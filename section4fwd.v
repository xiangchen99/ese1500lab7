==> flow/design.v <==
                                                                                                                                                                                                                                                                                                            `default_nettype none
module add4(
    input      clk,
    output     LED1,
    output     LED2,
    output     LED3,
    output     LED4,
    output     LED5,
    input      PMOD1,  
    input      PMOD2,  
    input      PMOD3,  
    input      PMOD4,   
    input      PMOD7,  
    input      PMOD8,  
    input      PMOD9,  
    input      PMOD10   
    );
   reg [24:0] counter; 
   reg [1:0] dec_cntr;
	always@(posedge clk)
	  begin
	     counter <= counter + 1;
  	     if (counter == 6000000)
  	       begin
		   counter<=0;  
		   dec_cntr <= dec_cntr + 1;  
               end
	  end	
   assign LED1 = (dec_cntr == 0) ;
   assign LED2 = (dec_cntr == 1) ;
   assign LED3 = (dec_cntr == 2) ;
   assign LED4 = (dec_cntr == 3) ;
endmodule
# From RTL to reports: add4
# Tool output for the design above, in the order of the flow.
# Lines are those of the file above, counted from 1.
# Operators carry their Yosys type and port widths (W data, S select, Z words).
# Cell names lack the library's common part.
# Not given: -
# setup
top	add4
clock	clk
cell_library	sky130hd
pvt_corner	tt_025C_1v80

# After elaboration
# Counts by Yosys on the flattened word-level netlist (proc, flatten, opt, wreduce; memories kept). Register bits leave out memories and registers merged into their read ports (data or address); mux counts leave out enables and synchronous resets folded into registers. Print and check cells are left out. Cells with the same type and inputs are merged into one.
# classes
addsub	2
eq_ne	4
n_reduce_logical	1
# op_table
cell	n
$add A25 B1 Y25 const B	1
$eq A25 B23 Y1 const B	1
$eq A2 B2 Y1 const B	2
$add A2 B1 Y2 const B	1
$eq A2 B1 Y1 const B	1
$logic_not A2 Y1	1
# word_totals
reg_bits	27
input_bits	9
output_inout_bits	5
elab_cells	9

# Longest topological paths
# Yosys ltp: most cells in a row. Word level: on the elaborated netlist, between registers, memories and ports. Mapped: between sequential cells and ports; inverters and the memories' decode and read muxes count.
# logic_depth
word_depth	1
ABC_AREA	0
mapped_depth	7
depth_no_buf	6

# After synthesis
# Yosys stat after the flow's synthesis: flattened, memories mapped to cells. It holds for the ABC_AREA given above (unset counts as 0); a run with the other value may have another netlist.
# The area totals of this step are shown rounded.
# by_type
type	n	type_area_um2
dfxtp_1	25	500.48
xnor2_1	13	113.859
ha_1	6	75.072
edfxtp_1	2	60.058
nand3_1	11	55.053
nor4_4	2	42.541
nor3_1	8	40.038
nor2_1	10	37.536
xor2_1	4	35.034
and3_1	5	31.28
nor4_1	5	31.28
nand2_1	8	30.029
inv_1	7	26.275
nor4b_1	3	26.275
buf_6	2	22.522
or4_1	3	22.522
nand4_4	1	21.27
nand4_1	3	18.768
# Not listed: further types 20, cells in them 24.
# mapped
stdcells	142
area_mm2	0.00138
sequential_area_mm2	0.000561
ffs	27
buffers	5

# Path before layout
# Source: OpenSTA report_checks on the synthesized netlist (no wires, ideal clock, input and output delay 20% of the period each), path of least setup slack; recovery checks are left aside. Register names are those of the netlist, which keeps one name where synthesis merged equal registers.
# synth_path
path_type	reg-to-reg
start	register counter[2]
end	register dec_cntr[0]
tclk_ns	2.02
setup_time_ns	0.296
t_first_pin_ns	0.000
arrival_ns	1.385
required_time_ns	1.724
setup_slack_ns	0.339
delay_ns	1.681
stages	6
n_path_buf	2
period_less_setup_slack_ns	1.681
# "delay_ns" = arrival - input delay + setup time.
# "stages": output pins that drive a net of the path, with the launching flip-flop's if there is one; two outputs of one cell count as two.
# "period_less_setup_slack_ns" = period - worst setup slack (recovery checks aside). The figure is calculated, with input and output delays left at 20% of the set period.
# Between the ends stands the longest chain of elaborated cells between them, by number of cells; it is not shown to be the way that was timed. Of several equally long chains one is given.
# Each line given opens the expression or statement behind the cell; cells for indexed reads and writes are added by Yosys, which also makes memories of some case tables.
# synth_between
cell_sequence	dfxtp_1 > buf_6 > or4_1 > nor3_1 > and4_2 > buf_6
elab_chain_cells	1
cone_cells	1
lines_between	1
cone_classes	eq/ne: 1
# synth_rtl
element	line_no	rtl
start, declared	18	reg [24:0] counter;
start, assigned	22	counter <= counter + 1;
start, assigned	25	counter<=0;
$eq A25 B23 Y1	23	if (counter == 6000000)
end, assigned	26	dec_cntr <= dec_cntr + 1;
end, declared	19	reg [1:0] dec_cntr;

# Timing after layout
# Path of least setup slack in the final report of run A (OpenROAD, finished layout, wires in). Where an end is a register, its clock arrival counts in the times.
# layout_path
path_type	reg-to-output
start	register dec_cntr[0]
end	output port LED3
tclk_ns	2.62
out_delay_ns	0.52
t_first_pin_ns	0.33
arrival_ns	1.58
required_time_ns	2.10
setup_slack_ns	0.52
stages	4
n_path_buf	1
# Between the ends stands the longest chain of elaborated cells between them, by number of cells; it is not shown to be the way that was timed. Of several equally long chains one is given.
# layout_between
cell_sequence	edfxtp_1 > inv_1 > ha_1 > clkdlybuf4s50_1
elab_chain_cells	1
cone_cells	1
lines_between	1
cone_classes	eq/ne: 1
# layout_rtl
element	line_no	rtl
start, declared	19	reg [1:0] dec_cntr;
start, assigned	26	dec_cntr <= dec_cntr + 1;
$eq A2 B2 Y1	31	assign LED3 = (dec_cntr == 2) ;
end, declared	6	output     LED3,

# Below are 2 stored runs of the flow (Yosys, OpenROAD; platform sky130hd) on add4, each with its settings and what was measured, unordered. Constraints: input delay and output delay 20% of the set period each, output load 0.01 pF.
# "period_reached_ns" means the clock period less the worst setup slack. The figure is calculated, with input and output delays left at 20% of the set period.
# "worstPathTime_ns" means the part of the period allowed to the worst setup path (the constraints hold back 20% at inputs and 20% at outputs) less its slack; where the path has registers, the arrival times of their clocks count too.
# By "design_power_w" is meant OpenSTA's value without simulated activity: inputs other than the clock are taken to toggle once in ten clock periods, and the tool carries that through the logic.
# Measured values are rounded.
# Among the settings, -- means not set for that run.
run	period_ns	CAP_MARGIN	CORE_MARGIN	CORE_UTILIZATION	SLEW_MARGIN	PLACE_DENSITY_LB_ADDON	CORE_ASPECT_RATIO	CELL_PAD_IN_SITES_GLOBAL_PLACEMENT	CELL_PAD_IN_SITES_DETAIL_PLACEMENT	ABC_AREA	GPL_TIMING_DRIVEN	CTS_CLUSTER_SIZE	MAX_ROUTING_LAYER	finalCellArea_mm2	final_hold_ws_ns	ys_area_mm2	final_die_area_mm2	period_reached_ns	design_power_w	final_setup_tns_ns	timing.setup.ws_ns	worstPathTime_ns	worst_path_kind
run A	2.62	20	2	40	20	--	--	--	--	--	--	--	--	0.00146	0.494	0.00138	0.00394	2.103	0.000604	0.000	0.517	1.58	reg-to-output
run B	1.32	20	2	21	20	0.18	1.8	2	2	1	0	15	met4	0.00226	0.455	0.00162	0.00848	1.368	0.00155	-0.289	-0.048	1.10	reg-to-output
